==> flow/design.v <==
module syncFifo(
  input        clock,
  input        reset,
  output       io_WriteInterface_ready,
  input        io_WriteInterface_valid,
  input  [7:0] io_WriteInterface_bits,
  input        io_ReadInterface_ready,
  output       io_ReadInterface_valid,
  output [7:0] io_ReadInterface_bits,
  output       io_full,
  output       io_empty,
  output [3:0] io_cnt
);
  reg [7:0] memReg_0;  
  reg [7:0] memReg_1;  
  reg [7:0] memReg_2;  
  reg [7:0] memReg_3;  
  reg [7:0] memReg_4;  
  reg [7:0] memReg_5;  
  reg [7:0] memReg_6;  
  reg [7:0] memReg_7;  
  reg [7:0] memReg_8;  
  reg [7:0] memReg_9;  
  wire  wen = io_WriteInterface_valid & io_WriteInterface_ready;  
  wire  ren = io_ReadInterface_valid & io_ReadInterface_ready;  
  reg [4:0] wrptr;  
  wire  _wrptr_cntReg_T_2 = wrptr[4] + 1'h1;  
  wire [4:0] _wrptr_cntReg_T_3 = {_wrptr_cntReg_T_2,4'h0};  
  wire [4:0] _wrptr_cntReg_T_5 = wrptr + 5'h1;  
  reg [4:0] rdptr;  
  wire  _rdptr_cntReg_T_2 = rdptr[4] + 1'h1;  
  wire [4:0] _rdptr_cntReg_T_3 = {_rdptr_cntReg_T_2,4'h0};  
  wire [4:0] _rdptr_cntReg_T_5 = rdptr + 5'h1;  
  wire [3:0] _io_cnt_T_6 = wrptr[3:0] - rdptr[3:0];  
  wire [3:0] _io_cnt_T_12 = _io_cnt_T_6 + 4'h9;  
  wire [7:0] _GEN_25 = 4'h1 == rdptr[3:0] ? memReg_1 : memReg_0;  
  wire [7:0] _GEN_26 = 4'h2 == rdptr[3:0] ? memReg_2 : _GEN_25;  
  wire [7:0] _GEN_27 = 4'h3 == rdptr[3:0] ? memReg_3 : _GEN_26;  
  wire [7:0] _GEN_28 = 4'h4 == rdptr[3:0] ? memReg_4 : _GEN_27;  
  wire [7:0] _GEN_29 = 4'h5 == rdptr[3:0] ? memReg_5 : _GEN_28;  
  wire [7:0] _GEN_30 = 4'h6 == rdptr[3:0] ? memReg_6 : _GEN_29;  
  wire [7:0] _GEN_31 = 4'h7 == rdptr[3:0] ? memReg_7 : _GEN_30;  
  wire [7:0] _GEN_32 = 4'h8 == rdptr[3:0] ? memReg_8 : _GEN_31;  
  assign io_WriteInterface_ready = ~io_full;  
  assign io_ReadInterface_valid = ~io_empty;  
  assign io_ReadInterface_bits = 4'h9 == rdptr[3:0] ? memReg_9 : _GEN_32;  
  assign io_full = io_cnt == 4'h9;  
  assign io_empty = io_cnt == 4'h0;  
  assign io_cnt = wrptr[4] == rdptr[4] ? _io_cnt_T_6 : _io_cnt_T_12;  
  always @(posedge clock) begin
    if (wen) begin  
      if (4'h0 == wrptr[3:0]) begin  
        memReg_0 <= io_WriteInterface_bits;  
      end
    end
    if (wen) begin  
      if (4'h1 == wrptr[3:0]) begin  
        memReg_1 <= io_WriteInterface_bits;  
      end
    end
    if (wen) begin  
      if (4'h2 == wrptr[3:0]) begin  
        memReg_2 <= io_WriteInterface_bits;  
      end
    end
    if (wen) begin  
      if (4'h3 == wrptr[3:0]) begin  
        memReg_3 <= io_WriteInterface_bits;  
      end
    end
    if (wen) begin  
      if (4'h4 == wrptr[3:0]) begin  
        memReg_4 <= io_WriteInterface_bits;  
      end
    end
    if (wen) begin  
      if (4'h5 == wrptr[3:0]) begin  
        memReg_5 <= io_WriteInterface_bits;  
      end
    end
    if (wen) begin  
      if (4'h6 == wrptr[3:0]) begin  
        memReg_6 <= io_WriteInterface_bits;  
      end
    end
    if (wen) begin  
      if (4'h7 == wrptr[3:0]) begin  
        memReg_7 <= io_WriteInterface_bits;  
      end
    end
    if (wen) begin  
      if (4'h8 == wrptr[3:0]) begin  
        memReg_8 <= io_WriteInterface_bits;  
      end
    end
    if (wen) begin  
      if (4'h9 == wrptr[3:0]) begin  
        memReg_9 <= io_WriteInterface_bits;  
      end
    end
    if (reset) begin  
      wrptr <= 5'h0;  
    end else if (wen) begin  
      if (wrptr[3:0] == 4'h9) begin  
        wrptr <= _wrptr_cntReg_T_3;  
      end else begin
        wrptr <= _wrptr_cntReg_T_5;  
      end
    end
    if (reset) begin  
      rdptr <= 5'h0;  
    end else if (ren) begin  
      if (rdptr[3:0] == 4'h9) begin  
        rdptr <= _rdptr_cntReg_T_3;  
      end else begin
        rdptr <= _rdptr_cntReg_T_5;  
      end
    end
  end
endmodule
# Reports on syncFifo
# The steps from the RTL of syncFifo to its reports follow in flow order.
# Lines are those of the file above, counted from 1.
# Cell names lack the library's common part.
inputs:
  top: "syncFifo"
  clock: "clock"
  lib: "sky130hd"
  lib_corner: "tt_025C_1v80"

# Word-level counts
# Counts by Yosys on the flattened word-level netlist (proc, flatten, opt, wreduce; memories kept). Register bits leave out memories and registers merged into their read ports (data or address); mux counts leave out enables and synchronous resets folded into registers. Print and check cells are left out.
bits:
  ff_bits: 90
  in_bits: 12
  out_inout_bits: 16
  elab_cells: 68
classes:
  add_sub_neg: 6
  n_eq: 22
  n_mux: 12
  logic: 4
  n_reduce_logical: 12
ops:
  columns: ["operator", "count"]
  rows:
  - ["8-bit 2-to-1 mux", 9]
  - ["3-bit by 4-bit equality test with 1-bit output with constant A", 8]
  - ["2-bit AND reduction", 10]
  - ["2-bit by 4-bit equality test with 1-bit output with constant A", 4]
  - ["4-bit equality test with constant A", 4]
  - ["4-bit equality test with constant B", 3]
  - ["5-bit by 1-bit adder with 5-bit output with constant B", 2]
  - ["5-bit 2-to-1 mux", 2]
  - ["1-bit by 4-bit equality test with 1-bit output with constant A", 2]
  - ["4-bit zero test", 2]
  - ["4-bit subtractor", 1]
  - ["4-bit adder with constant B", 1]
  - ["4-bit 2-to-1 mux", 1]
  - ["1-bit adder with constant B", 2]
  - ["1-bit bitwise AND", 2]
  - ["1-bit inverter", 2]
  - ["1-bit equality test", 1]

# Depth
# Yosys ltp: most cells in a row. Word level: on the elaborated netlist, between registers, memories and ports. Mapped: between sequential cells and ports; inverters and the memories' decode and read muxes count.
logic_depth:
  word_depth: 10
  ABC_AREA: 0
  ltp_mapped: 13
  ltp_nobuf: 11

# Mapped cells and area
# The flow's flattened synthesis, as Yosys stat reports it; memories are mapped. The netlist is that of the ABC_AREA named above (0 if unset); the other value can give another one.
mapped:
  cell_count: 339
  synth_area_um2: 4231.6
  seq_area_um2: 2602.5
  flip_flops: 90
  buf_cells: 20
types:
  columns: ["cell", "count", "area_total_um2"]
  rows:
  - ["edfxtp_1", 80, 2.4E+03]
  - ["dfxtp_1", 10, 200.192]
  - ["mux2_2", 11, 123.869]
  - ["nor2_1", 31, 116.362]
  - ["nand2_1", 27, 101.347]
  - ["o21ai_0", 20, 100.096]
  - ["mux2i_1", 9, 90.086]
  - ["o221ai_1", 7, 61.309]
  - ["clkbuf_1", 15, 56.304]
  - ["a21oi_1", 11, 55.053]
  - ["ha_1", 4, 50.048]
  - ["nand3_1", 10, 50.048]
  - ["nor2b_1", 8, 50.048]
  - ["a221oi_1", 5, 43.792]
  - ["inv_1", 11, 41.29]
  - ["nand2b_1", 6, 37.536]
  - ["a2bb2oi_1", 4, 35.034]
  - ["a311oi_1", 4, 35.034]
# Not listed: further types 41, cells in them 66.

# Timing after synthesis
# Path of least setup slack by OpenSTA after synthesis, without wires, with an ideal clock, recovery checks aside; 20% of the period is set as input and as output delay. Where synthesis merged equal registers, the netlist keeps one of their names.
synth_timing:
  path_type: "register -> output"
  from: "register wrptr[0]"
  to: "output port io_empty"
  clock_period_ns: 6.62
  output_delay_ns: 1.324
  t_first_pin_ns: 0.000
  arrival_ns: 2.659
  required_ns: 5.296
  slack_ns: 2.637
  path_delay_ns: 2.659
  stages: 12
  n_path_buf: 1
  period_less_setup_slack_ns: 3.983
# "path_delay_ns" is the arrival time less input delay plus setup time.
# A path that ends at an output port has no setup time.
# "stages": output pins that drive a net of the path, with the launching flip-flop's if there is one; two outputs of one cell count as two.
# "period_less_setup_slack_ns" = period - worst setup slack (recovery checks aside). The figure is calculated, with input and output delays left at 20% of the set period.
# Between the ends stands the longest chain of elaborated cells between them, by number of cells; it is not shown to be the way that was timed. Of several equally long chains one is given.
# Each line given opens the expression or statement behind the cell; cells for indexed reads and writes are added by Yosys, which also makes memories of some case tables.
# A register here has more assigning lines than the two given.
synth_via:
  cell_sequence: "dfxtp_1 > clkbuf_1 > inv_1 > ha_1 > inv_1 > fa_1 > ha_1 > mux2i_1 > inv_1 > a211oi_4 > nand2_1 > inv_1"
  elab_chain_len: 4
  cells_between: 4
  cone_lines: 4
  classes_between: "2 x add/sub; 1 x mux; 1 x reduce/logical"
synth_rtl:
  columns: ["element", "line_no", "source"]
  rows:
  - ["from (decl)", 26, "reg [4:0] wrptr;"]
  - ["from (assign)", 105, "wrptr <= _wrptr_cntReg_T_3;"]
  - ["from (assign)", 107, "wrptr <= _wrptr_cntReg_T_5;"]
  - ["4-bit subtractor", 34, "wire [3:0] _io_cnt_T_6 = wrptr[3:0] - rdptr[3:0];"]
  - ["4-bit adder", 35, "wire [3:0] _io_cnt_T_12 = _io_cnt_T_6 + 4'h9;"]
  - ["4-bit 2-to-1 mux", 49, "assign io_cnt = wrptr[4] == rdptr[4] ? _io_cnt_T_6 : _io_cnt_T_12;"]
  - ["4-bit zero test", 48, "assign io_empty = io_cnt == 4'h0;"]
  - ["to (decl)", 11, "output       io_empty,"]
# Nets of the timed path that keep an RTL name, with a line that drives or declares them; the list need not be complete.
synth_nets:
  columns: ["net", "line_no", "source"]
  rows:
  - ["io_cnt[1]", 49, null]
  - ["io_ReadInterface_valid", 45, "assign io_ReadInterface_valid = ~io_empty;"]

# Timing after layout
# From the final timing report of run 1: the path of least setup slack in the routed layout; clock arrival at registers is part of the times.
layout_timing:
  path_type: "register -> output"
  from: "register wrptr[0]"
  to: "output port io_empty"
  clock_period_ns: 6.06
  output_delay_ns: 1.21
  t_first_pin_ns: 0.34
  arrival_ns: 3.60
  required_ns: 4.85
  slack_ns: 1.25
  stages: 12
  n_path_buf: 1
# Between the ends stands the longest chain of elaborated cells between them, by number of cells; it is not shown to be the way that was timed. Of several equally long chains one is given.
# A register here has more assigning lines than the two given.
layout_via:
  cell_sequence: "dfxtp_1 > inv_1 > ha_1 > inv_1 > fa_1 > ha_1 > mux2i_1 > inv_1 > a211oi_4 > nand2_1 > inv_1 > clkdlybuf4s50_1"
  elab_chain_len: 4
  cells_between: 4
  cone_lines: 4
  classes_between: "2 x add/sub; 1 x mux; 1 x reduce/logical"
layout_rtl:
  columns: ["element", "line_no", "source"]
  rows:
  - ["from (decl)", 26, "reg [4:0] wrptr;"]
  - ["from (assign)", 105, "wrptr <= _wrptr_cntReg_T_3;"]
  - ["from (assign)", 107, "wrptr <= _wrptr_cntReg_T_5;"]
  - ["4-bit subtractor", 34, "wire [3:0] _io_cnt_T_6 = wrptr[3:0] - rdptr[3:0];"]
  - ["4-bit adder", 35, "wire [3:0] _io_cnt_T_12 = _io_cnt_T_6 + 4'h9;"]
  - ["4-bit 2-to-1 mux", 49, "assign io_cnt = wrptr[4] == rdptr[4] ? _io_cnt_T_6 : _io_cnt_T_12;"]
  - ["4-bit zero test", 48, "assign io_empty = io_cnt == 4'h0;"]
  - ["to (decl)", 11, "output       io_empty,"]

# Measured results for syncFifo: 2 stored runs of the Yosys and OpenROAD flow on sky130hd. The settings differ; the order carries no meaning. The constraints put input and output delay at 20% of the set period each and load the outputs with 0.01 pF.
# By "achievedPeriod_ns" is meant the clock period of the run minus its worst setup slack. This is arithmetic on one report: input and output delays are still those of the set period (20% each).
# By "power_total_uw" is meant OpenSTA's value without simulated activity: inputs other than the clock are taken to toggle once in ten clock periods, and the tool carries that through the logic.
runs:
  - name: "run 1"
    settings:
      period_ns: 6.06
      CORE_UTILIZATION: 20
      SETUP_SLACK_MARGIN: -0.17
      PLACE_DENSITY_LB_ADDON: 0.02
      CORE_ASPECT_RATIO: 1.35
      CELL_PAD_IN_SITES_GLOBAL_PLACEMENT: 0
      TNS_END_PERCENT: 85
      GPL_TIMING_DRIVEN: 1
      CAP_MARGIN: 15
      SLEW_MARGIN: 10
      CORE_MARGIN: 2
    results:
      design_die_area_um2: 22350.5
      achievedPeriod_ns: 4.811
      fin_hold_ws_ns: 0.604
      power_total_uw: 2059
      layout_utilization_frac: 0.252
      worstSetupSlack_ns: 1.249
      synthesis_area_um2: 4231.6
  - name: "run 2"
    settings:
      period_ns: 3.27
      CORE_UTILIZATION: 22
      SETUP_SLACK_MARGIN: 0.36
      PLACE_DENSITY_LB_ADDON: 0.1
      ABC_AREA: 0
      GPL_ROUTABILITY_DRIVEN: 1
      MAX_ROUTING_LAYER: "met5"
      CAP_MARGIN: 20
      CORE_MARGIN: 2
      SLEW_MARGIN: 20
    results:
      design_die_area_um2: 20359.0
      achievedPeriod_ns: 3.096
      fin_hold_ws_ns: 0.590
      power_total_uw: 4309
      layout_utilization_frac: 0.31
      worstSetupSlack_ns: 0.174
      synthesis_area_um2: 4231.6
