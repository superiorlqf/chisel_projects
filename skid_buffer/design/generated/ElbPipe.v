==> flow/design.v <==
module SkidBuffer(
  input        clock,
  input        reset,
  output       io_m_side_ready,
  input        io_m_side_valid,
  input  [7:0] io_m_side_bits,
  input        io_s_side_ready,
  output       io_s_side_valid,
  output [7:0] io_s_side_bits
);
  wire  insert = io_m_side_valid & io_m_side_ready;  
  wire  remove = io_s_side_valid & io_s_side_ready;  
  reg [1:0] state;  
  wire  _T = 2'h0 == state;  
  wire  _T_1 = 2'h1 == state;  
  wire [1:0] _state_T_1 = remove ? 2'h1 : 2'h2;  
  wire [1:0] _state_T_2 = remove ? 2'h0 : 2'h1;  
  wire  _T_2 = 2'h2 == state;  
  reg [7:0] Reg0;  
  wire  En0 = state == 2'h1 & insert;  
  wire  sel = state == 2'h2;  
  reg [7:0] Reg1;  
  wire  En1 = state != 2'h0;  
  assign io_m_side_ready = state != 2'h2;  
  assign io_s_side_valid = state != 2'h0;  
  assign io_s_side_bits = Reg1;  
  always @(posedge clock) begin
    if (reset) begin  
      state <= 2'h0;  
    end else if (2'h0 == state) begin  
      if (insert) begin  
        state <= 2'h1;
      end else begin
        state <= 2'h0;
      end
    end else if (2'h1 == state) begin  
      if (insert) begin  
        state <= _state_T_1;
      end else begin
        state <= _state_T_2;
      end
    end else if (2'h2 == state) begin  
      state <= _state_T_1;  
    end
    if (En0) begin  
      Reg0 <= io_m_side_bits;  
    end
    if (En1) begin  
      if (sel) begin  
        Reg1 <= Reg0;
      end else begin
        Reg1 <= io_m_side_bits;
      end
    end
  end
endmodule
module ElbPipe(
  input        clock,
  input        reset,
  output       io_m_side_ready,
  input        io_m_side_valid,
  input  [7:0] io_m_side_bits,
  input        io_s_side_ready,
  output       io_s_side_valid,
  output [7:0] io_s_side_bits
);
  wire  SkidBufferTempt_clock;  
  wire  SkidBufferTempt_reset;  
  wire  SkidBufferTempt_io_m_side_ready;  
  wire  SkidBufferTempt_io_m_side_valid;  
  wire [7:0] SkidBufferTempt_io_m_side_bits;  
  wire  SkidBufferTempt_io_s_side_ready;  
  wire  SkidBufferTempt_io_s_side_valid;  
  wire [7:0] SkidBufferTempt_io_s_side_bits;  
  wire  SkidBufferTempt_1_clock;  
  wire  SkidBufferTempt_1_reset;  
  wire  SkidBufferTempt_1_io_m_side_ready;  
  wire  SkidBufferTempt_1_io_m_side_valid;  
  wire [7:0] SkidBufferTempt_1_io_m_side_bits;  
  wire  SkidBufferTempt_1_io_s_side_ready;  
  wire  SkidBufferTempt_1_io_s_side_valid;  
  wire [7:0] SkidBufferTempt_1_io_s_side_bits;  
  wire  SkidBufferTempt_2_clock;  
  wire  SkidBufferTempt_2_reset;  
  wire  SkidBufferTempt_2_io_m_side_ready;  
  wire  SkidBufferTempt_2_io_m_side_valid;  
  wire [7:0] SkidBufferTempt_2_io_m_side_bits;  
  wire  SkidBufferTempt_2_io_s_side_ready;  
  wire  SkidBufferTempt_2_io_s_side_valid;  
  wire [7:0] SkidBufferTempt_2_io_s_side_bits;  
  wire  SkidBufferTempt_3_clock;  
  wire  SkidBufferTempt_3_reset;  
  wire  SkidBufferTempt_3_io_m_side_ready;  
  wire  SkidBufferTempt_3_io_m_side_valid;  
  wire [7:0] SkidBufferTempt_3_io_m_side_bits;  
  wire  SkidBufferTempt_3_io_s_side_ready;  
  wire  SkidBufferTempt_3_io_s_side_valid;  
  wire [7:0] SkidBufferTempt_3_io_s_side_bits;  
  SkidBuffer SkidBufferTempt (  
    .clock(SkidBufferTempt_clock),
    .reset(SkidBufferTempt_reset),
    .io_m_side_ready(SkidBufferTempt_io_m_side_ready),
    .io_m_side_valid(SkidBufferTempt_io_m_side_valid),
    .io_m_side_bits(SkidBufferTempt_io_m_side_bits),
    .io_s_side_ready(SkidBufferTempt_io_s_side_ready),
    .io_s_side_valid(SkidBufferTempt_io_s_side_valid),
    .io_s_side_bits(SkidBufferTempt_io_s_side_bits)
  );
  SkidBuffer SkidBufferTempt_1 (  
    .clock(SkidBufferTempt_1_clock),
    .reset(SkidBufferTempt_1_reset),
    .io_m_side_ready(SkidBufferTempt_1_io_m_side_ready),
    .io_m_side_valid(SkidBufferTempt_1_io_m_side_valid),
    .io_m_side_bits(SkidBufferTempt_1_io_m_side_bits),
    .io_s_side_ready(SkidBufferTempt_1_io_s_side_ready),
    .io_s_side_valid(SkidBufferTempt_1_io_s_side_valid),
    .io_s_side_bits(SkidBufferTempt_1_io_s_side_bits)
  );
  SkidBuffer SkidBufferTempt_2 (  
    .clock(SkidBufferTempt_2_clock),
    .reset(SkidBufferTempt_2_reset),
    .io_m_side_ready(SkidBufferTempt_2_io_m_side_ready),
    .io_m_side_valid(SkidBufferTempt_2_io_m_side_valid),
    .io_m_side_bits(SkidBufferTempt_2_io_m_side_bits),
    .io_s_side_ready(SkidBufferTempt_2_io_s_side_ready),
    .io_s_side_valid(SkidBufferTempt_2_io_s_side_valid),
    .io_s_side_bits(SkidBufferTempt_2_io_s_side_bits)
  );
  SkidBuffer SkidBufferTempt_3 (  
    .clock(SkidBufferTempt_3_clock),
    .reset(SkidBufferTempt_3_reset),
    .io_m_side_ready(SkidBufferTempt_3_io_m_side_ready),
    .io_m_side_valid(SkidBufferTempt_3_io_m_side_valid),
    .io_m_side_bits(SkidBufferTempt_3_io_m_side_bits),
    .io_s_side_ready(SkidBufferTempt_3_io_s_side_ready),
    .io_s_side_valid(SkidBufferTempt_3_io_s_side_valid),
    .io_s_side_bits(SkidBufferTempt_3_io_s_side_bits)
  );
  assign io_m_side_ready = SkidBufferTempt_io_m_side_ready;  
  assign io_s_side_valid = SkidBufferTempt_3_io_s_side_valid;  
  assign io_s_side_bits = SkidBufferTempt_3_io_s_side_bits;  
  assign SkidBufferTempt_clock = clock;
  assign SkidBufferTempt_reset = reset;
  assign SkidBufferTempt_io_m_side_valid = io_m_side_valid;  
  assign SkidBufferTempt_io_m_side_bits = io_m_side_bits;  
  assign SkidBufferTempt_io_s_side_ready = SkidBufferTempt_1_io_m_side_ready;  
  assign SkidBufferTempt_1_clock = clock;
  assign SkidBufferTempt_1_reset = reset;
  assign SkidBufferTempt_1_io_m_side_valid = SkidBufferTempt_io_s_side_valid;  
  assign SkidBufferTempt_1_io_m_side_bits = SkidBufferTempt_io_s_side_bits;  
  assign SkidBufferTempt_1_io_s_side_ready = SkidBufferTempt_2_io_m_side_ready;  
  assign SkidBufferTempt_2_clock = clock;
  assign SkidBufferTempt_2_reset = reset;
  assign SkidBufferTempt_2_io_m_side_valid = SkidBufferTempt_1_io_s_side_valid;  
  assign SkidBufferTempt_2_io_m_side_bits = SkidBufferTempt_1_io_s_side_bits;  
  assign SkidBufferTempt_2_io_s_side_ready = SkidBufferTempt_3_io_m_side_ready;  
  assign SkidBufferTempt_3_clock = clock;
  assign SkidBufferTempt_3_reset = reset;
  assign SkidBufferTempt_3_io_m_side_valid = SkidBufferTempt_2_io_s_side_valid;  
  assign SkidBufferTempt_3_io_m_side_bits = SkidBufferTempt_2_io_s_side_bits;  
  assign SkidBufferTempt_3_io_s_side_ready = io_s_side_ready;  
endmodule
Tool chain data of ElbPipe
The steps from the RTL of ElbPipe to its reports follow in flow order.
Line numbers count from 1 in the design file above.
Operators carry their Yosys type and port widths (W data, S select, Z words).
Library cell names are shortened.
{"block": "setup", "design": "ElbPipe", "clock_port": "clock", "library": "sky130hd", "pvt_corner": "tt_025C_1v80"}

Elaborated design
Yosys after proc, flatten, opt, wreduce and memory -nomap, before mapping. Memory bits, and registers merged into a memory's read port (data or address), are not among the register bits. Print and check cells are not counted.
{"block": "bits", "regBits": 72, "out_inout_bits": 10, "word_cells": 85}
{"block": "classes", "equal": 20, "n_mux": 32, "bitwise": 9, "n_reduce_logical": 12}
{"block": "ops", "cell": "$mux W2", "n": 20}
{"block": "ops", "cell": "$mux W8", "n": 4}
{"block": "ops", "cell": "$reduce_bool A3 Y1", "n": 4}
{"block": "ops", "cell": "$and A1 B1 Y1", "n": 9}
{"block": "ops", "cell": "$eq A1 B2 Y1 const A", "n": 4}
{"block": "ops", "cell": "$eq A2 B1 Y1 const B", "n": 4}
{"block": "ops", "cell": "$eq A2 B2 Y1 const A", "n": 4}
{"block": "ops", "cell": "$eq A2 B2 Y1 const B", "n": 4}
{"block": "ops", "cell": "$ne A2 B2 Y1 const B", "n": 4}
{"block": "ops", "cell": "$logic_not A2 Y1", "n": 4}
{"block": "ops", "cell": "$reduce_bool A2 Y1", "n": 4}
{"block": "ops", "cell": "$mux W1", "n": 8}

Longest topological paths
Longest topological path by Yosys (ltp), each cell counted once; first at word level (registers and memories cut), then after technology mapping (sequential cells cut; the memories' decode and read muxes count).
{"block": "logic_depth", "word_depth": 6, "abc_area": 0, "depth_mapped": 7, "depth_no_buf": 6}

Mapped cells and area
Source: synth_stat.txt of the flow (Yosys; design flattened, memories mapped). It holds for the ABC_AREA given above (unset counts as 0); a run with the other value may have another netlist.
{"block": "by_type", "type": "edfxtp_1", "n": 64, "area_total_um2": 1.92E+03}
{"block": "by_type", "type": "mux2_2", "n": 25, "area_total_um2": 281.52}
{"block": "by_type", "type": "dfxtp_1", "n": 8, "area_total_um2": 160.154}
{"block": "by_type", "type": "mux2_4", "n": 7, "area_total_um2": 105.101}
{"block": "by_type", "type": "ha_1", "n": 4, "area_total_um2": 50.048}
{"block": "by_type", "type": "buf_6", "n": 4, "area_total_um2": 45.043}
{"block": "by_type", "type": "nor2b_4", "n": 3, "area_total_um2": 41.29}
{"block": "by_type", "type": "nor2_1", "n": 9, "area_total_um2": 33.782}
{"block": "by_type", "type": "inv_1", "n": 8, "area_total_um2": 30.029}
{"block": "by_type", "type": "a21oi_1", "n": 5, "area_total_um2": 25.024}
{"block": "by_type", "type": "a211oi_1", "n": 3, "area_total_um2": 22.522}
{"block": "by_type", "type": "nand2_1", "n": 6, "area_total_um2": 22.522}
{"block": "by_type", "type": "o21ai_0", "n": 4, "area_total_um2": 20.019}
{"block": "by_type", "type": "or2b_1", "n": 2, "area_total_um2": 15.014}
{"block": "by_type", "type": "o221a_2", "n": 1, "area_total_um2": 11.261}
{"block": "by_type", "type": "a221oi_1", "n": 1, "area_total_um2": 8.758}
{"block": "by_type", "type": "nor2b_2", "n": 1, "area_total_um2": 8.758}
{"block": "by_type", "type": "and2b_1", "n": 1, "area_total_um2": 7.507}
Not listed: further types 7, cells in them 7.
{"block": "mapped", "mapped_cells": 163, "area_um2": 2852.7, "sequential_area_um2": 2082.0, "ffs": 72, "buffers": 5}
By module: a second synthesis without flattening, with its own total; a netlist apart from the flattened one above.
{"block": "hier_totals", "cells_unflattened": 164, "hier_area_um2": 2947.8}
Each row is one instance without its submodules.
{"block": "by_module", "mod": "SkidBuffer", "instances": 4, "n_cells": 41, "mod_area_um2": 737.0}
{"block": "by_module", "mod": "ElbPipe", "instances": 1, "n_cells": 0, "mod_area_um2": 0.0}

Path before layout
Source: OpenSTA report_checks on the synthesized netlist (no wires, ideal clock, input and output delay 20% of the period each), path of least setup slack; recovery checks are left aside. Register names are those of the netlist, which keeps one name where synthesis merged equal registers.
{"block": "synth_timing", "path_kind": "reg2reg", "startpoint": "register SkidBufferTempt_1.state[0]", "endpoint": "register SkidBufferTempt.state[0]", "tclk_ns": 1.94, "launch_ns": 0.000, "arrival_time_ns": 1.300, "path_slack_ns": 0.511, "delay_ns": 1.429, "stages": 8, "path_buffers": 1, "synth_period_reached_ns": 1.429}
"delay_ns" is the arrival time less input delay plus setup time.
"stages" counts driving pins, that of a launching flip-flop among them; a cell with two outputs on the path counts twice.
"synth_period_reached_ns" = period - worst setup slack (recovery checks aside). The figure is calculated, with input and output delays left at 20% of the set period.
The rows between start and end are the longest chain of elaborated cells between them; the timing report does not say that the signal goes this way. Where chains are equally long, one stands for them.
A line is the first line of the expression or statement that the cell stems from. Yosys adds cells for indexed reads and writes and turns some case tables into memories.
At most two assigning lines are given for a register; there are more.
{"block": "synth_via", "path_cell_list": "dfxtp_1 nor2b_4 buf_6 nor2_1 inv_1 ha_1 a211oi_1 a211oi_1", "elab_chain_len": 6, "cone_cells": 8, "classes_between": "1 x eq/ne; 6 x mux; 1 x logic"}
{"block": "synth_rtl", "item": "start, declared", "line_no": 13, "source": "reg [1:0] state;"}
{"block": "synth_rtl", "item": "start, assigned", "line_no": 38, "source": "state <= _state_T_1;"}
{"block": "synth_rtl", "item": "start, assigned", "line_no": 40, "source": "state <= _state_T_2;"}
{"block": "synth_rtl", "item": "$ne A2 B2 Y1", "line_no": 24, "source": "assign io_m_side_ready = state != 2'h2;"}
{"block": "synth_rtl", "item": "$and A1 B1 Y1", "line_no": 12, "source": "wire  remove = io_s_side_valid & io_s_side_ready;"}
{"block": "synth_rtl", "item": "$mux W2", "line_no": 16, "source": "wire [1:0] _state_T_1 = remove ? 2'h1 : 2'h2;"}
{"block": "synth_rtl", "item": "$mux W2", "line_no": 42, "source": "end else if (2'h2 == state) begin"}
{"block": "synth_rtl", "item": "$mux W2", "line_no": 36, "source": "end else if (2'h1 == state) begin"}
{"block": "synth_rtl", "item": "$mux W2", "line_no": 30, "source": "end else if (2'h0 == state) begin"}
{"block": "synth_rtl", "item": "end, assigned", "line_no": 38}
{"block": "synth_rtl", "item": "end, assigned", "line_no": 40}
{"block": "synth_rtl", "item": "end, declared", "line_no": 13}

Path in the finished layout
Path of least setup slack in the final report of run B (OpenROAD, finished layout, wires in). Where an end is a register, its clock arrival counts in the times.
{"block": "layout_timing", "path_kind": "reg2reg", "startpoint": "register SkidBufferTempt_1.state[1]", "endpoint": "register SkidBufferTempt_1.Reg0[2]", "tclk_ns": 1.23, "launch_ns": 0.34, "arrival_time_ns": 1.39, "path_slack_ns": -0.11, "stages": 6, "path_buffers": 3}
The rows between start and end are the longest chain of elaborated cells between them; the timing report does not say that the signal goes this way. Where chains are equally long, one stands for them.
At most two assigning lines are given for a register; there are more.
{"block": "layout_via", "path_cell_list": "dfxtp_2 buf_4 buf_6 or2b_1 nor2_2 buf_6", "elab_chain_len": 3, "cone_cells": 4, "classes_between": "2 x eq/ne; 2 x logic"}
{"block": "layout_rtl", "item": "start, declared", "line_no": 13, "source": "reg [1:0] state;"}
{"block": "layout_rtl", "item": "start, assigned", "line_no": 38, "source": "state <= _state_T_1;"}
{"block": "layout_rtl", "item": "start, assigned", "line_no": 40, "source": "state <= _state_T_2;"}
{"block": "layout_rtl", "item": "$ne A2 B2 Y1", "line_no": 24, "source": "assign io_m_side_ready = state != 2'h2;"}
{"block": "layout_rtl", "item": "$and A1 B1 Y1", "line_no": 11, "source": "wire  insert = io_m_side_valid & io_m_side_ready;"}
{"block": "layout_rtl", "item": "$and A1 B1 Y1", "line_no": 20, "source": "wire  En0 = state == 2'h1 & insert;"}
{"block": "layout_rtl", "item": "end, assigned", "line_no": 46, "source": "Reg0 <= io_m_side_bits;"}
{"block": "layout_rtl", "item": "end, declared", "line_no": 19, "source": "reg [7:0] Reg0;"}
Nets of the timed path that keep an RTL name, with a line that drives or declares them; the list need not be complete.
{"block": "layout_nets", "net": "SkidBufferTempt_1.En0", "line_no": 20}

==> results <==
Flow measurements of ElbPipe on sky130hd: 2 stored runs with different settings, listed in no order. Input and output delays are each 20% of the period that was set; the output load is 0.01 pF.
"achieved_clock_period_ns": clock period set for the run, less the worst setup slack. It is reckoned from that one timing run; input and output delays stay at 20% of the period that was set.
"timing.worst_path_ns" means the part of the period allowed to the worst setup path (the constraints hold back 20% at inputs and 20% at outputs) less its slack; where the path has registers, the arrival times of their clocks count too.
"total_power_uw" rests on the timing tool's default activity at the inputs, not on a simulated workload.

Run A
==> flow/run.sh <==
#!/bin/bash
# the make line also repeats the synthesis and layout settings of config.mk as NAME=value (left out here)
make -C /OpenROAD-flow-scripts/flow DESIGN_CONFIG=/design/flow/config.mk WORK_HOME=/design/flow/orfs CLKGATE_MAP_FILE= finish
==> flow/config.mk <==
export PLATFORM = sky130hd
export DESIGN_NAME = ElbPipe
export DESIGN_NICKNAME = ElbPipe
export VERILOG_FILES = /design/flow/design.v
export SDC_FILE = /design/flow/constraint.sdc
export NUM_CORES = 4
export LEC_CHECK = 0
export CAP_MARGIN = 20
export CELL_PAD_IN_SITES_DETAIL_PLACEMENT = 2
export CELL_PAD_IN_SITES_GLOBAL_PLACEMENT = 0
export CORE_ASPECT_RATIO = 1.96
export CORE_MARGIN = 2
export CORE_UTILIZATION = 57
export GPL_ROUTABILITY_DRIVEN = 1
export GPL_TIMING_DRIVEN = 0
export SLEW_MARGIN = 20
export TNS_END_PERCENT = 55
==> flow/constraint.sdc <==
create_clock -name core_clock -period 0.847 [get_ports {clock}]
set_input_delay 0.1694 -clock core_clock [delete_from_list [all_inputs] [get_ports {clock}]]
set_output_delay 0.1694 -clock core_clock [all_outputs]
set_load 0.01 [all_outputs]

==> results of run A, as JSON <==
{
  "outcome": "stopped before the end: clock tree synthesis reported DPL-0033"
}

Run B
==> flow/run.sh <==
#!/bin/bash
# the make line also repeats the synthesis and layout settings of config.mk as NAME=value (left out here)
make -C /OpenROAD-flow-scripts/flow DESIGN_CONFIG=/design/flow/config.mk WORK_HOME=/design/flow/orfs CLKGATE_MAP_FILE= finish
==> flow/config.mk <==
export PLATFORM = sky130hd
export DESIGN_NAME = ElbPipe
export DESIGN_NICKNAME = ElbPipe
export VERILOG_FILES = /design/flow/design.v
export SDC_FILE = /design/flow/constraint.sdc
export NUM_CORES = 4
export LEC_CHECK = 0
export CAP_MARGIN = 25
export CORE_MARGIN = 2
export CORE_UTILIZATION = 32
export GPL_TIMING_DRIVEN = 1
export PLACE_DENSITY_LB_ADDON = 0.2
export SETUP_SLACK_MARGIN = 0.26
export SLEW_MARGIN = 20
export TNS_END_PERCENT = 100
==> flow/constraint.sdc <==
create_clock -name core_clock -period 1.23 [get_ports {clock}]
set_input_delay 0.2460 -clock core_clock [delete_from_list [all_inputs] [get_ports {clock}]]
set_output_delay 0.2460 -clock core_clock [all_outputs]
set_load 0.01 [all_outputs]

==> results of run B, as JSON <==
{
  "dieArea_um2": 9686.5,
  "setup_ws_ns": -0.107,
  "synthArea_um2": 2852.7,
  "total_power_uw": 6406,
  "timing.worst_path_ns": 1.34,
  "timing.worst_path_kind": "reg2reg",
  "total_negative_slack_ns": -4.370,
  "achieved_clock_period_ns": 1.337,
  "utilization_pct": 47.5,
  "holdWs_ns": 0.457
}
