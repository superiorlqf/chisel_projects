==> flow/design.v <==
module Tx(
  input        clock,
  input        reset,
  output       io_txd,
  input  [7:0] io_channel_data,
  output       io_channel_ready,
  input        io_channel_valid
);
  reg [19:0] clkCntReg;  
  reg [3:0] bitCntReg;  
  reg [10:0] shiftReg;  
  wire  insert = io_channel_ready & io_channel_valid;  
  reg  stateReg;  
  wire  _T_2 = clkCntReg == 20'h67;  
  wire [19:0] _clkCntReg_T_3 = clkCntReg + 20'h1;  
  wire [3:0] _bitCntReg_T_1 = bitCntReg + 4'h1;  
  wire [10:0] _shiftReg_T = {2'h3,io_channel_data,1'h0};  
  wire [11:0] _shiftReg_T_2 = {1'h1,shiftReg};  
  wire [11:0] _GEN_6 = stateReg & _T_2 ? _shiftReg_T_2 : {{1'd0}, shiftReg};  
  wire [11:0] _GEN_7 = insert ? {{1'd0}, _shiftReg_T} : _GEN_6;  
  wire [11:0] _GEN_8 = reset ? 12'h7ff : _GEN_7;  
  assign io_txd = shiftReg[0];  
  assign io_channel_ready = clkCntReg == 20'h0 & bitCntReg == 4'h0;  
  always @(posedge clock) begin
    if (reset) begin  
      clkCntReg <= 20'h0;  
    end else if (stateReg) begin  
      if (_T_2) begin  
        clkCntReg <= 20'h0;
      end else begin
        clkCntReg <= _clkCntReg_T_3;
      end
    end else begin
      clkCntReg <= 20'h0;
    end
    if (reset) begin  
      bitCntReg <= 4'h0;  
    end else if (stateReg) begin  
      if (_T_2) begin  
        bitCntReg <= _bitCntReg_T_1;  
      end
    end else begin
      bitCntReg <= 4'h0;  
    end
    shiftReg <= _GEN_8[10:0];  
    if (reset) begin  
      stateReg <= 1'h0;  
    end else if (~stateReg) begin  
      stateReg <= insert;
    end else if (stateReg) begin  
      if (clkCntReg == 20'h67 & bitCntReg == 4'ha) begin  
        stateReg <= 1'h0;  
      end else begin
        stateReg <= 1'h1;  
      end
    end
  end
endmodule
Step by step through the tools: Tx
Tool output for the design above, in the order of the flow.
Line numbers count from 1 in the design file above.
Cell names lack the library's common part.
The mark n/a stands for no value.
- top: Tx
- clock: clock
- library: sky130hd
- timing corner: tt_025C_1v80

Elaborated design
Yosys after proc, flatten, opt, wreduce and memory -nomap, before mapping. Memory bits, and registers merged into a memory's read port (data or address), are not among the register bits. Print and check cells are not counted. Equal cells are merged and count once.
- bits in registers at 26
- noted RAM bits: 0
- memories at 0
- bits in read-only memories at 0
- latch bits: 0
- word-level cells: 19
- bits of input ports: 11
- noted output and inout bits: 2
- noted word width x clocked read ports: 0
- magnitude comparators: 0
- shift operators at 0
- add/subtract/negate cells: 2
- muxes and demuxes at 3
- div/mod/pow operators: 0
- noted eq/ne operators: 2
- noted reduce/logical cells: 4
- bitwise operators: 4
- multipliers: 0
- operator list (cell ; number):
    20-bit by 1-bit adder with 20-bit output (second input constant) ; 1
    20-bit by 7-bit == test with 1-bit output (second input constant) ; 1
    20-bit logical NOT ; 1
    4-bit by 1-bit adder with 4-bit output (second input constant) ; 1
    4-bit == test (second input constant) ; 1
    4-bit logical NOT ; 1
    1-bit AND ; 3
    3-bit OR reduction ; 1
    1-bit 2-to-1 mux ; 3
    2-bit OR reduction ; 1
    1-bit inverter ; 1

Longest topological paths
Depth = most cells in a row (Yosys ltp): at word level without a register or memory, in the mapped netlist without a sequential cell, where the memories' decode and read muxes count.
- depth after elaboration at 4
- ABC_AREA: 0
- mapped depth at 8
- mapped depth without buffers at 6

Mapped cells and area
Yosys stat after the flow's synthesis: flattened, memories mapped to cells. It holds for the ABC_AREA given above (unset counts as 0); a run with the other value may have another netlist.
Totals and module areas in this step are rounded.
- buffers at 10
- noted area of sequential cells: 520 um^2
- noted flip-flop cells: 26
- standard cells after synthesis: 153
- chip area (Yosys) at 1400 um^2
- cell types (cell ; number ; area in all (um^2)):
    dfxtp_1 ; 26 ; 520.499
    ha_1 ; 5 ; 62.56
    xor2_1 ; 7 ; 61.309
    a21oi_1 ; 11 ; 55.053
    nand3_1 ; 11 ; 55.053
    and4_1 ; 6 ; 52.55
    nor2_1 ; 12 ; 45.043
    nor4_4 ; 2 ; 42.541
    o21ai_0 ; 8 ; 40.038
    nand4_1 ; 5 ; 31.28
    or3_1 ; 5 ; 31.28
    buf_4 ; 4 ; 30.029
    nand2_1 ; 7 ; 26.275
    xnor2_1 ; 3 ; 26.275
    buf_2 ; 5 ; 25.024
    inv_1 ; 6 ; 22.522
    o31ai_1 ; 3 ; 22.522
    or4_1 ; 3 ; 22.522
Not listed: further types 17, cells in them 24.

Worst setup path after synthesis
OpenSTA on the mapped netlist: ideal clock, no wires. The path of least setup slack (recovery checks aside). Input and output delay are each 20% of the period. Register names are those of the netlist, which keeps one name where synthesis merged equal registers.
- path kind: register to output
- start point: register bitCntReg[0]
- end point: output port io_channel_ready
- noted path slack: -0.018 ns
- output delay: 0.356 ns
- path buffers at 0
- period: 1.78 ns
- data arrival time at 1.442 ns
- driving pins on the path at 6
- noted delay of the path: 1.442 ns
- noted launch time at the first pin: 0.000 ns
- noted data required time: 1.424 ns
- noted period reached after synthesis: 1.798 ns
"delay of the path" is the arrival time less input delay plus setup time.
At an output port there is no setup time.
"driving pins on the path" counts driving pins, that of a launching flip-flop among them; a cell with two outputs on the path counts twice.
"period reached after synthesis" is the clock period less the worst setup slack; recovery checks do not enter. This is arithmetic on one report: input and output delays are still those of the set period (20% each).
The rows between start and end are the longest chain of elaborated cells between them; the timing report does not say that the signal goes this way. Where chains are equally long, one stands for them.
Each line given opens the expression or statement behind the cell; cells for indexed reads and writes are added by Yosys, which also makes memories of some case tables.
At most two assigning lines are given for a register; there are more.
- cell sequence: dfxtp_1 inv_1 ha_1 or4b_1 nor4b_2 and2_1
- noted cells in the longest elaborated chain: 2
- elaborated cells on any way between the ends: 2
- RTL lines with such cells: 1
- classes of those cells: logic: 1; reduce/logical: 1
- ends and longest elaborated chain, post-synthesis (element ; RTL line ; source):
    start, declared ; 10 ; reg [3:0] bitCntReg;
    start, assigned ; 37 ; bitCntReg <= 4'h0;
    start, assigned ; 40 ; bitCntReg <= _bitCntReg_T_1;
    4-bit logical NOT ; 23 ; assign io_channel_ready = clkCntReg == 20'h0 & bitCntReg == 4'h0;
    1-bit AND ; 23 ;
    end, declared ; 6 ; output       io_channel_ready,
Some nets on the timed path still bear RTL names; the line given drives or declares the net.
- nets with RTL names, path post-synthesis (signal ; RTL line ; source):
    _bitCntReg_T_1[0] ; 16 ; wire [3:0] _bitCntReg_T_1 = bitCntReg + 4'h1;

Worst path after layout
From the final timing report of flow run B: the path of least setup slack in the routed layout; clock arrival at registers is part of the times.
- path kind: register to output
- start point: register bitCntReg[1]
- end point: output port io_channel_ready
- data arrival time at 1.81 ns
- path buffers at 1
- driving pins on the path at 7
- noted path slack: -0.20 ns
- output delay: 0.40 ns
- noted launch time at the first pin: 0.31 ns
- noted data required time: 1.62 ns
- period: 2.02 ns
The rows between start and end are the longest chain of elaborated cells between them; the timing report does not say that the signal goes this way. Where chains are equally long, one stands for them.
At most two assigning lines are given for a register; there are more.
- cell sequence: dfxtp_2 inv_2 ha_4 or4b_4 nor4b_4 and2_1 buf_2
- noted cells in the longest elaborated chain: 2
- elaborated cells on any way between the ends: 2
- RTL lines with such cells: 1
- classes of those cells: logic: 1; reduce/logical: 1
- ends and longest elaborated chain, after layout (element ; RTL line ; source):
    start, declared ; 10 ; reg [3:0] bitCntReg;
    start, assigned ; 37 ; bitCntReg <= 4'h0;
    start, assigned ; 40 ; bitCntReg <= _bitCntReg_T_1;
    4-bit logical NOT ; 23 ; assign io_channel_ready = clkCntReg == 20'h0 & bitCntReg == 4'h0;
    1-bit AND ; 23 ;
    end, declared ; 6 ; output       io_channel_ready,

Design Tx on sky130hd. What follows are 2 stored runs of the flow, each under its own settings; their order means nothing. The constraints put input and output delay at 20% of the set period each and load the outputs with 0.01 pF.
"reached clock period" = clock period - worst setup slack. The figure is calculated, with input and output delays left at 20% of the set period.
"critical setup path time" = time allowed to the worst setup path (clock period - input delay - output delay, where it has them) - its slack; a late launch clock adds to it, a late capture clock takes from it.
"total power of the final layout" rests on the timing tool's default activity at the inputs, not on a simulated workload.
The results are shown rounded.

Flow run A
Settings were period_ns = 1.57; CORE_UTILIZATION = 60; SETUP_SLACK_MARGIN = 0.42; PLACE_DENSITY = 0.82; CELL_PAD_IN_SITES_GLOBAL_PLACEMENT = 1; ABC_AREA = 1; GPL_TIMING_DRIVEN = 0; GPL_ROUTABILITY_DRIVEN = 0; CTS_CLUSTER_DIAMETER = 243; MIN_ROUTING_LAYER = met1; CAP_MARGIN = 20; CORE_MARGIN = 2; SLEW_MARGIN = 20
- incomplete, placement halted on GPL-0301

Flow run B
Settings were period_ns = 2.02; SETUP_SLACK_MARGIN = 0.01; CAP_MARGIN = 20; CORE_MARGIN = 2; CORE_UTILIZATION = 40; SLEW_MARGIN = 20
- total power of the final layout: 0.00078 W
- noted the setup slack of the worst path: -0.20 ns
- reached clock period at 2.216 ns
- critical setup path time at 1.81 ns
- class of the worst setup path: register to output
- full die area: 3,900 um^2
- standard-cell area after layout: 1,600 um^2
- chip area in the Yosys report: 1,400 um^2
